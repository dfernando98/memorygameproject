==> flow/design.v <==
module Binary_To_7Segment (
    input       i_Clk,
    input [3:0] i_Binary_Num,
    output      o_Segment_A,
    output      o_Segment_B,
    output      o_Segment_C,
    output      o_Segment_D,
    output      o_Segment_E,
    output      o_Segment_F,
    output      o_Segment_G
);
    reg [6:0] r_Hex_Encoding;
    always @(posedge i_Clk)
        begin
            case (i_Binary_Num)
                4'b0000 : r_Hex_Encoding <= 7'b1111110;  
                4'b0001 : r_Hex_Encoding <= 7'b0110000;  
                4'b0010 : r_Hex_Encoding <= 7'b1101101;  
                4'b0011 : r_Hex_Encoding <= 7'b1111001;  
                4'b0100 : r_Hex_Encoding <= 7'b0110011;  
                4'b0101 : r_Hex_Encoding <= 7'b1011011;  
                4'b0110 : r_Hex_Encoding <= 7'b1011111;  
                4'b0111 : r_Hex_Encoding <= 7'b1110000;  
                4'b1000 : r_Hex_Encoding <= 7'b1111111;  
                4'b1001 : r_Hex_Encoding <= 7'b1111011;  
                4'b1010 : r_Hex_Encoding <= 7'b1110111;  
                4'b1011 : r_Hex_Encoding <= 7'b0011111;  
                4'b1100 : r_Hex_Encoding <= 7'b1001110;  
                4'b1101 : r_Hex_Encoding <= 7'b0111101;  
                4'b1110 : r_Hex_Encoding <= 7'b1000111;  
                default : r_Hex_Encoding <= 7'b0000000;  
            endcase
        end
    assign o_Segment_A = r_Hex_Encoding[6];
    assign o_Segment_B = r_Hex_Encoding[5];
    assign o_Segment_C = r_Hex_Encoding[4];
    assign o_Segment_D = r_Hex_Encoding[3];
    assign o_Segment_E = r_Hex_Encoding[2];
    assign o_Segment_F = r_Hex_Encoding[1];
    assign o_Segment_G = r_Hex_Encoding[0];
endmodule
From RTL to reports: Binary_To_7Segment --
The steps from the RTL of Binary_To_7Segment to its reports follow in flow order. Line numbers count from 1 in the design file above. Operators: Yosys type, input widths -> output width; for muxes data width and select width s. Library cell names are shortened. Not given: -
Inputs: top module Binary_To_7Segment, clock i_Clk, standard-cell library sky130hd, corner tt_025C_1v80

Word level --
Yosys after proc, flatten, opt, wreduce and memory -nomap, before mapping. Enables and synchronous resets that opt folds into registers are not counted as muxes. Memory bits, and registers merged into a memory's read port (data or address), are not among the register bits. Print and check cells are not counted. Equal cells are merged and count once. Yosys's memory passes give these memory sizes; they may raise the number of words (mostly to a power of two), join words into wider ones and drop unused or constant bits.
Bit counts: bits in registers 0, bits in latches 0, memory bits (writable) 0, bits in read-only memories 112, clocked read ports x word width 7, memory cells 1, bits of input ports 5, output and inout bits 7, cells after elaboration 1
Cells by class: add/sub/neg operators 0, multipliers 0, divide/modulo/power cells 0, magnitude comparators 0, equality and inequality tests 0, shift operators 0, muxes and demuxes 0, bitwise gates (word level) 0, reductions and logical operators 0
Memory list:
- (no name shown) | depth 16, width 7, read ports 1, wr ports 0, line 15 | case (i_Binary_Num)

Depth --
Yosys ltp: most cells in a row. Word level: on the elaborated netlist, between registers, memories and ports. Mapped: between sequential cells and ports; inverters and the memories' decode and read muxes count.
Depth: depth after elaboration 0, ABC_AREA 0, depth in mapped cells 5, mapped depth without buffers 5

Netlist --
The flow's flattened synthesis, as Yosys stat reports it; memories are mapped. The netlist is that of the ABC_AREA named above (0 if unset); the other value can give another one. Totals and module areas in this step are rounded.
Cells by type:
- dfxtp_1 | count 7, area in all 140.134 sq um
- ha_1 | count 7, area in all 87.584 sq um
- inv_1 | count 7, area in all 26.275 sq um
- mux4_2 | count 1, area in all 22.522 sq um
- mux2i_1 | count 2, area in all 20.019 sq um
- nand2_1 | count 4, area in all 15.014 sq um
- o21ai_0 | count 3, area in all 15.014 sq um
- o22ai_1 | count 2, area in all 12.512 sq um
- buf_6 | count 1, area in all 11.261 sq um
- nor2_1 | count 3, area in all 11.261 sq um
- a32oi_1 | count 1, area in all 8.758 sq um
- o221ai_1 | count 1, area in all 8.758 sq um
- a22oi_1 | count 1, area in all 7.507 sq um
- nand2b_1 | count 1, area in all 6.256 sq um
- a21oi_1 | count 1, area in all 5.005 sq um
- buf_2 | count 1, area in all 5.005 sq um
- nor3_1 | count 1, area in all 5.005 sq um
Mapped netlist: mapped cells 44, cell area after synthesis 408 sq um, mapped flip-flops 7

Path before layout --
Path of least setup slack by OpenSTA after synthesis, without wires, with an ideal clock, recovery checks aside; 20% of the period is set as input and as output delay. Where synthesis merged equal registers, the netlist keeps one of their names.
Timing path after synthesis: path type input port to flip-flop, start in i_Binary_Num[1], end reg r_Hex_Encoding[3], clock period 1.1 ns, input delay 0.220 ns, time at the first pin 0.220 ns, arrival 1.084 ns, required time 1.042 ns, slack -0.042 ns, path delay 0.922 ns, stages 5, synthesis period reached 1.142 ns
"path delay" is the arrival time less input delay plus setup time. "stages": output pins that drive a net of the path, with the launching flip-flop's if there is one; two outputs of one cell count as two. "synthesis period reached" = period - worst setup slack (recovery checks aside). The figure is calculated, with input and output delays left at 20% of the set period. At most two assigning lines are given for a register; there are more.
On the way, after synthesis: path through inv_1 > ha_1 > inv_1 > mux4_2 > inv_1
Ends and longest elaborated chain, after synthesis:
- start, declared | line 3 | input [3:0] i_Binary_Num,
- end, assigned | line 16 | 4'b0000 : r_Hex_Encoding <= 7'b1111110;
- end, assigned | line 17 | 4'b0001 : r_Hex_Encoding <= 7'b0110000;
- end, declared | line 12 | reg [6:0] r_Hex_Encoding;
Chain of elaborated cells between the ends: none given.

Worst path after layout --
From the final timing report of run 2: the path of least setup slack in the routed layout; clock arrival at registers is part of the times.
Timing path after layout: path type input port to flip-flop, start in i_Binary_Num[1], end reg r_Hex_Encoding[3], clock period 1.21 ns, input delay 0.24 ns, time at the first pin 0.24 ns, arrival 1.34 ns, required time 1.40 ns, slack 0.06 ns, stages 6
At most two assigning lines are given for a register; there are more.
On the way, after layout: path through dlygate4sd2_1 > inv_2 > ha_4 > inv_1 > mux4_2 > inv_1
Ends and longest elaborated chain, after layout:
- start, declared | line 3 | input [3:0] i_Binary_Num,
- end, assigned | line 16 | 4'b0000 : r_Hex_Encoding <= 7'b1111110;
- end, assigned | line 17 | 4'b0001 : r_Hex_Encoding <= 7'b0110000;
- end, declared | line 12 | reg [6:0] r_Hex_Encoding;
Chain of elaborated cells between the ends: none given.

Subject: flow runs of Binary_To_7Segment

Hi,

Record of 2 stored runs of the RTL-to-layout flow on Binary_To_7Segment, platform sky130hd. The runs are unordered. Constraints: input delay and output delay 20% of the set period each, output load 0.01 pF.
"period achieved" = clock period - worst setup slack. The figure is calculated, with input and output delays left at 20% of the set period.
By "time used up by the worst setup path" is meant the share of the clock period that the worst setup path is allowed (20% is reserved at inputs, 20% at outputs), minus its slack. Clock arrival times at its registers enter into it.
"power consumption": no workload was simulated; the value follows from the tool's default switching activity.
Results are given in rounded form.

* Run 1 | settings: period_ns 1.23; CORE_UTILIZATION 49; SETUP_SLACK_MARGIN 0.05; PLACE_DENSITY_LB_ADDON 0.13; CORE_ASPECT_RATIO 0.74; CORE_MARGIN 9; CELL_PAD_IN_SITES_DETAIL_PLACEMENT 0; TNS_END_PERCENT 75; GPL_ROUTABILITY_DRIVEN 1; CTS_CLUSTER_SIZE 18; CAP_MARGIN 25; SLEW_MARGIN 20 | did not finish, floorplanning stopped with PDN-0185
* Run 2 | settings: period_ns 1.21; CORE_UTILIZATION 16; PLACE_DENSITY 0.38; CORE_ASPECT_RATIO 1.16; CORE_MARGIN 10; GPL_TIMING_DRIVEN 1; GPL_ROUTABILITY_DRIVEN 0; CTS_CLUSTER_DIAMETER 232; CAP_MARGIN 20; SLEW_MARGIN 20 | results: final setup TNS 0.000 ns; worst slack on setup checks 0.056 ns; area of the standard cells in the finished layout 636 sq um; period achieved 1.154 ns; post-route worst hold slack 0.519 ns; die area 4,970 sq um; utilization after layout 0.265; power consumption 0.615 mW; post-synthesis cell area 408 sq um; time used up by the worst setup path 0.91 ns; worst setup path type input port to flip-flop

Regards

==> flow/design.v <==
module LFSR_22 (
    input         i_Clk,
    output [21:0] o_LFSR_Data,
    output        o_LFSR_Done);
reg [21:0] r_LFSR;
wire       w_XNOR;
always @(posedge i_Clk)
begin
    r_LFSR <= {r_LFSR[20:0], w_XNOR};
end
assign w_XNOR = r_LFSR[21] ^~ r_LFSR[20];
assign o_LFSR_Done = (r_LFSR == 22'd0);
assign o_LFSR_Data = r_LFSR;
endmodule
From RTL to reports: LFSR_22 --
What the tools print for LFSR_22, step after step. Lines are those of the file above, counted from 1. Operators: Yosys type, input widths -> output width; for muxes data width and select width s. Cell names lack the library's common part. A cell with - has no value.
Set-up: design top LFSR_22, clock port i_Clk, library sky130hd, timing corner tt_025C_1v80

Word level --
Yosys after proc, flatten, opt, wreduce and memory -nomap, before mapping. Enables and synchronous resets that opt folds into registers are not counted as muxes. Memory bits, and registers merged into a memory's read port (data or address), are not among the register bits. Print and check cells are not counted. Equal cells are merged and count once.
Storage and ports: register bits after elaboration 22, latch bits 0, RAM bits 0, ROM bits 0, clocked read ports x word width 0, memories 0, word-level cells 3
Operators by class: $add $sub $neg 0, multiply operators 0, div/mod/pow operators 0, order comparisons 0, eq/ne operators 0, shift operators 0, muxes and demuxes 0, bitwise operators 1, reduce/logical cells 1
Operators with widths (number):
- $logic_not 22->1 | 1
- $xnor 1x1->1 | 1

Logic depth --
Depth = most cells in a row (Yosys ltp): at word level without a register or memory, in the mapped netlist without a sequential cell, where the memories' decode and read muxes count.
Depth: depth after elaboration 1, ABC_AREA 0, mapped depth 4

Netlist --
Yosys stat after the flow's synthesis: flattened, memories mapped to cells. It holds for the ABC_AREA given above (unset counts as 0); a run with the other value may have another netlist.
Cell types (number):
- dfxtp_1 | 22
- nor4_1 | 3
- ha_1 | 1
- nor4_2 | 1
- inv_1 | 3
- or4_1 | 1
- nand2b_1 | 1
- nand4_1 | 1
- nor2_1 | 1
Mapped netlist: mapped cells 34, chip area (Yosys) 0.0005192 mm^2, area of sequential cells 0.0004404 mm^2, flip-flop cells 22

Worst setup path after synthesis --
Source: OpenSTA report_checks on the synthesized netlist (no wires, ideal clock, input and output delay 20% of the period each), path of least setup slack; recovery checks are left aside. Register names are those of the netlist, which keeps one name where synthesis merged equal registers.
Path post-synthesis: path kind reg2out, start point reg r_LFSR[14], end point out o_LFSR_Done, period 1470 ps, launch time at the first pin 0 ps, data arrival time 1173 ps, required time 1176 ps, setup slack 3 ps, path delay 1173 ps, stages on the path 3, synthesis period reached 1467 ps
"path delay" = arrival - input delay + setup time. A path that ends at an output port has no setup time. "stages on the path" counts driving pins, that of a launching flip-flop among them; a cell with two outputs on the path counts twice. "synthesis period reached" is the clock period less the worst setup slack; recovery checks do not enter. This is arithmetic on one report: input and output delays are still those of the set period (20% each). The rows between start and end are the longest chain of elaborated cells between them; the timing report does not say that the signal goes this way. Where chains are equally long, one stands for them. A line is the first line of the expression or statement that the cell stems from. Yosys adds cells for indexed reads and writes and turns some case tables into memories.
Between the ends, post-synthesis: cells stage by stage dfxtp_1 or4_1 nor4_2, cells in the longest elaborated chain 1, elaborated cells on any way between the ends 1, RTL lines with such cells 1, those cells by class reduce/logical (1)
Ends and longest elaborated chain, post-synthesis:
- start, declared | RTL line 5 | reg [21:0] r_LFSR;
- start, assigned | RTL line 9 | r_LFSR <= {r_LFSR[20:0], w_XNOR};
- $logic_not 22->1 | RTL line 12 | assign o_LFSR_Done = (r_LFSR == 22'd0);
- end, declared | RTL line 4 | output        o_LFSR_Done);

Timing after layout --
Path of least setup slack in the final report of run 1 (OpenROAD, finished layout, wires in). Where an end is a register, its clock arrival counts in the times. The path's times are printed in steps of 10 ps; the period is the one set.
Path post-layout: path kind reg2out, start point reg r_LFSR[19], end point out o_LFSR_Done, period 1050 ps, launch time at the first pin 300 ps, data arrival time 1610 ps, required time 840 ps, setup slack -770 ps, stages on the path 4
The rows between start and end are the longest chain of elaborated cells between them; the timing report does not say that the signal goes this way. Where chains are equally long, one stands for them.
Between the ends, post-layout: cells stage by stage dfxtp_2 or4_4 nor4_4 buf_2, cells in the longest elaborated chain 1, elaborated cells on any way between the ends 1, RTL lines with such cells 1, those cells by class reduce/logical (1)
Ends and longest elaborated chain, post-layout:
- start, declared | RTL line 5 | reg [21:0] r_LFSR;
- start, assigned | RTL line 9 | r_LFSR <= {r_LFSR[20:0], w_XNOR};
- $logic_not 22->1 | RTL line 12 | assign o_LFSR_Done = (r_LFSR == 22'd0);
- end, declared | RTL line 4 | output        o_LFSR_Done);

Measured results for LFSR_22: 2 stored runs of the Yosys and OpenROAD flow on sky130hd. The settings differ; the order carries no meaning. The constraints put input and output delay at 20% of the set period each and load the outputs with 0.01 pF.
"period achieved" = clock period - worst setup slack. The figure is calculated, with input and output delays left at 20% of the set period.
"time on the worst setup path" means the part of the period allowed to the worst setup path (the constraints hold back 20% at inputs and 20% at outputs) less its slack; where the path has registers, the arrival times of their clocks count too.
"total design power": no workload was simulated; the value follows from the tool's default switching activity.
"time on the worst setup path" is given in steps of 10 ps.

* Run 1 | settings: period_ns 1.05; CORE_UTILIZATION 34; SETUP_SLACK_MARGIN -0.08; PLACE_DENSITY_LB_ADDON 0.22; CELL_PAD_IN_SITES_DETAIL_PLACEMENT 1; TNS_END_PERCENT 50; ABC_AREA 0; CTS_CLUSTER_SIZE 31; CTS_CLUSTER_DIAMETER 172; MIN_ROUTING_LAYER met1; MAX_ROUTING_LAYER met4; CAP_MARGIN 20; CORE_MARGIN 2; SLEW_MARGIN 20 | results: die outline area 0.0018559 mm^2; area of the standard cells in the finished layout 0.0011036 mm^2; synthesis area 0.0005192 mm^2; period achieved 1825 ps; worst hold slack after layout 386 ps; time on the worst setup path 1610 ps; worst setup path kind reg2out; sum of negative setup slack -1735 ps; utilization after layout 75.0 %; worst setup slack after layout -775 ps; total design power 0.001477 W
* Run 2 | settings: period_ns 1.54; CORE_UTILIZATION 28; SETUP_SLACK_MARGIN 0.24; PLACE_DENSITY_LB_ADDON 0.22; CELL_PAD_IN_SITES_GLOBAL_PLACEMENT 1; GPL_TIMING_DRIVEN 1; CTS_CLUSTER_SIZE 81; CAP_MARGIN 25; SLEW_MARGIN 5; CORE_MARGIN 2 | results: worst hold slack after layout 369 ps; sum of negative setup slack -273 ps; time on the worst setup path 1510 ps; worst setup path kind reg2out; area of the standard cells in the finished layout 0.0009497 mm^2; period achieved 1813 ps; utilization after layout 55.0 %; die outline area 0.0022151 mm^2; synthesis area 0.0005192 mm^2; total design power 0.0008071 W; worst setup slack after layout -273 ps
